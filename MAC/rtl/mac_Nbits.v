==> flow/design.v <==
module ha(a, b, s, cout);
    input a, b; 
    output s, cout;
    assign s = a ^ b;        
    assign cout = a & b;     
endmodule
module fa(a, b, cin, s, cout);
    input a, b, cin; 
    output s, cout;
    wire c1, c2;
    assign s = a ^ b ^ cin;
    assign c1 = a & b;
    assign c2 = (a ^ b) & cin;
    assign cout = c1 | c2;
endmodule
module rca_Nbits (A, B, S, Cout);
    parameter N = 16;
    input signed [N-1:0] A, B;
    output signed [N-1:0] S;
    output Cout;
  assign S = A + B;
endmodule
module m_mult (W, X, Out);
    parameter N = 18;
    input signed [N-1:0] W, X;
    output signed [(2*N)-1:0] Out;
  assign Out = W * X;
endmodule
module mac_Nbits (W, X, rst, clk, en, Out);
    parameter N = 18;
    input signed [N-1:0] W, X;
    input rst, clk, en;
    output signed [(2*N)-1:0] Out;
    wire [(2*N)-1:0] out_mult, out_add;
    reg [(2*N)-1:0] AC;
    m_mult #(N) m_mult_inst (
        .W(W),
        .X(X),
        .Out(out_mult)
    );
    rca_Nbits #(2*N) rca_inst (
        .A(out_mult),
        .B(AC),
        .S(out_add[(2*N)-1:0]),
        .Cout()
    );
  always @(posedge clk or negedge rst) begin
    if (!rst) begin
            AC <= 0;
    end else if (en) begin
            AC <= out_add;
        end
    end
    assign Out = AC;
endmodule
Reports on mac_Nbits
The steps from the RTL of mac_Nbits to its reports follow in flow order. Line numbers count from 1 in the design file above. Cell names lack the library's common part. The mark -- stands for no value.

Top: mac_Nbits. Clock: clk. Standard-cell library: sky130hd. Corner: tt_025C_1v80.

Word level
Counts by Yosys on the flattened word-level netlist (proc, flatten, opt, wreduce; memories kept). Register bits leave out memories and registers merged into their read ports (data or address); mux counts leave out enables and synchronous resets folded into registers. Print and check cells are left out. Cells with the same type and inputs are merged into one.

Multiply operators: 1. The entry for add/subtract/negate cells reads 1.

Operators with widths (number): 18-bit by 18-bit multiplier with 36-bit output (1); 36-bit adder (1).

The entry for word-level cells reads 3. Under bits in registers stands 36.

Logic depth
Yosys ltp: most cells in a row. Word level: on the elaborated netlist, between registers, memories and ports. Mapped: between sequential cells and ports; inverters and the memories' decode and read muxes count.

The entry for depth in word-level cells reads 2. The entry for ABC_AREA reads 0. Depth in mapped cells: 24.

Mapped cells and area
The flow's flattened synthesis, as Yosys stat reports it; memories are mapped. The netlist is that of the ABC_AREA named above (0 if unset); the other value can give another one. Totals and module areas in this step are rounded.

Chip area (Yosys): 15000 µm². Flip-flops: 36. The figure for cell count is 1589. The entry for area of sequential cells reads 900 µm². The figure for buffer cells is 67.

Cells by type: fa_1 (number 362, area in all 7246.95 µm²); inv_1 (number 406, area in all 1.52E+03 µm²); ha_1 (number 112, area in all 1.4E+03 µm²); and2_1 (number 177, area in all 1.11E+03 µm²); dfrtp_1 (number 36, area in all 900.864 µm²); nand2_1 (number 160, area in all 600.576 µm²); xnor2_1 (number 25, area in all 218.96 µm²); clkbuf_1 (number 57, area in all 213.955 µm²); a21oi_1 (number 32, area in all 160.154 µm²); mux2i_1 (number 13, area in all 130.125 µm²); o21ai_0 (number 26, area in all 130.125 µm²); nor2_1 (number 33, area in all 123.869 µm²); a21o_1 (number 16, area in all 120.115 µm²); xor2_1 (number 11, area in all 96.342 µm²); o21a_1 (number 9, area in all 67.565 µm²); mux2_2 (number 5, area in all 56.304 µm²); nand4_1 (number 9, area in all 56.304 µm²); nand3_1 (number 11, area in all 55.053 µm²).

Other cell types: 42; their cells: 89. By module: a second synthesis without flattening, with its own total; a netlist apart from the flattened one above.

Cell total of the unflattened synthesis: 1689. Under area total of the unflattened synthesis stands 16000 µm².

Each row is one instance without its submodules.

Modules: m_mult #(N=18) (area 12000 µm², instances 1, cells 1318, seq. area 0.0 µm²); rca_Nbits #(N=36) (area 2100 µm², instances 1, cells 295, seq. area 0.0 µm²); mac_Nbits (area 1500 µm², instances 1, cells 76, seq. area 900 µm²).

Path before layout
Source: OpenSTA report_checks on the synthesized netlist (no wires, ideal clock, input and output delay 20% of the period each), path of least setup slack; recovery checks are left aside. Register names are those of the netlist, which keeps one name where synthesis merged equal registers.

Path kind: input to register. From: input W[17]. To: register AC[32]. The figure for slack is 2065 ps. Under arrival stands 8266 ps. Under setup time stands 69 ps. Under delay of the path stands 6255 ps. Stages on the path: 20. The entry for clock period reads 10400 ps. For time at the first pin the number is 2080 ps. The figure for required time is 10331 ps. Under period reached after synthesis stands 8335 ps.

"delay of the path" = arrival - input delay + setup time. "stages on the path": output pins that drive a net of the path, with the launching flip-flop's if there is one; two outputs of one cell count as two. "period reached after synthesis" = period - worst setup slack (recovery checks aside). The figure is calculated, with input and output delays left at 20% of the set period. Between the ends stands the longest chain of elaborated cells between them, by number of cells; it is not shown to be the way that was timed. Of several equally long chains one is given. A line is the first line of the expression or statement that the cell stems from. Yosys adds cells for indexed reads and writes and turns some case tables into memories.

Path through: clkbuf_1 clkbuf_1 nand2_1 fa_1 inv_1 fa_1 inv_1 fa_1 inv_1 fa_1 fa_1 fa_1 ha_1 ha_1 a21o_1 a21o_1 a21o_1 a221o_1 or4_1 nand3_1. Under cells in the longest elaborated chain stands 2.

RTL lines, path after synthesis: from (decl) (line 31) `input signed [N-1:0] W, X;`; 18-bit by 18-bit multiplier with 36-bit output (line 27) `assign Out = W * X;`; 36-bit adder (line 21) `assign S = A + B;`; to (assign) (line 49) `AC <= 0;`; to (assign) (line 51) `AC <= out_add;`; to (decl) (line 35) `reg [(2*N)-1:0] AC;`.

Timing after layout
From the final timing report of flow run A: the path of least setup slack in the routed layout; clock arrival at registers is part of the times. The path's times are printed in steps of 10 ps; the period is the one set.

Path kind: input to register. From: input X[14]. To: register AC[32]. The figure for slack is 160 ps. Under arrival stands 7440 ps. Stages on the path: 20. The entry for clock period reads 7390 ps. For time at the first pin the number is 1480 ps. Under setup time stands 60 ps. The figure for required time is 7600 ps.

Between the ends stands the longest chain of elaborated cells between them, by number of cells; it is not shown to be the way that was timed. Of several equally long chains one is given.

Path through: dlygate4sd2_1 buf_6 and2_4 fa_1 inv_2 fa_1 inv_2 fa_1 fa_1 fa_1 fa_1 fa_2 ha_4 a21oi_2 o21ai_2 a311oi_4 o41ai_4 a221o_1 or4_1 nand3_1. Under cells in the longest elaborated chain stands 2.

RTL lines, path after layout: from (decl) (line 31) `input signed [N-1:0] W, X;`; 18-bit by 18-bit multiplier with 36-bit output (line 27) `assign Out = W * X;`; 36-bit adder (line 21) `assign S = A + B;`; to (assign) (line 49) `AC <= 0;`; to (assign) (line 51) `AC <= out_add;`; to (decl) (line 35) `reg [(2*N)-1:0] AC;`.

Lab notebook: mac_Nbits

Settings and measured results of 2 stored flow runs for module mac_Nbits (sky130hd), not sorted in any way. The constraints put input and output delay at 20% of the set period each and load the outputs with 0.01 pF. By "period achieved" is meant the clock period of the run minus its worst setup slack. This is arithmetic on one report: input and output delays are still those of the set period (20% each). "allowed time less slack (worst setup path)" is the time allowed to the run's worst setup path (the clock period less input and output delay, where it has them) less its slack. Clock arrival times count: a late capture clock shortens it, a late launch clock lengthens it. "allowed time less slack (worst setup path)" is given in steps of 10 ps. Results are given in rounded form.

Flow run A has these settings: period_ns 7.39; CORE_UTILIZATION 37; PLACE_DENSITY_LB_ADDON 0.04; TNS_END_PERCENT 65; GPL_ROUTABILITY_DRIVEN 0; CAP_MARGIN 10; MAX_ROUTING_LAYER met5; CORE_MARGIN 2; SLEW_MARGIN 20. The final design utilization is 47%. For the total negative setup slack the run shows 0 ps. For the full die area the run shows 42000 µm². The measured period achieved is 7227 ps. The standard-cell area after routing comes to 19000 µm². The mapped cell area after synthesis comes to 15000 µm². The measured setup slack of the worst path is 160 ps. The worst hold slack after layout stands at 550 ps. The allowed time less slack (worst setup path) comes to 5750 ps. Kind of the worst setup path: input to register.

Flow run B has these settings: period_ns 13.5; CORE_UTILIZATION 43; SETUP_SLACK_MARGIN -0.7; PLACE_DENSITY_LB_ADDON 0.09; CORE_ASPECT_RATIO 1.32; CORE_MARGIN 4; MAX_ROUTING_LAYER met5; CAP_MARGIN 20; SLEW_MARGIN 20. The final design utilization is 47%. For the total negative setup slack the run shows 0 ps. For the full die area the run shows 38000 µm². The measured period achieved is 9791 ps. The standard-cell area after routing comes to 16000 µm². The mapped cell area after synthesis comes to 15000 µm². The measured setup slack of the worst path is 3700 ps. The worst hold slack after layout stands at 540 ps. The allowed time less slack (worst setup path) comes to 7090 ps. Kind of the worst setup path: input to register.
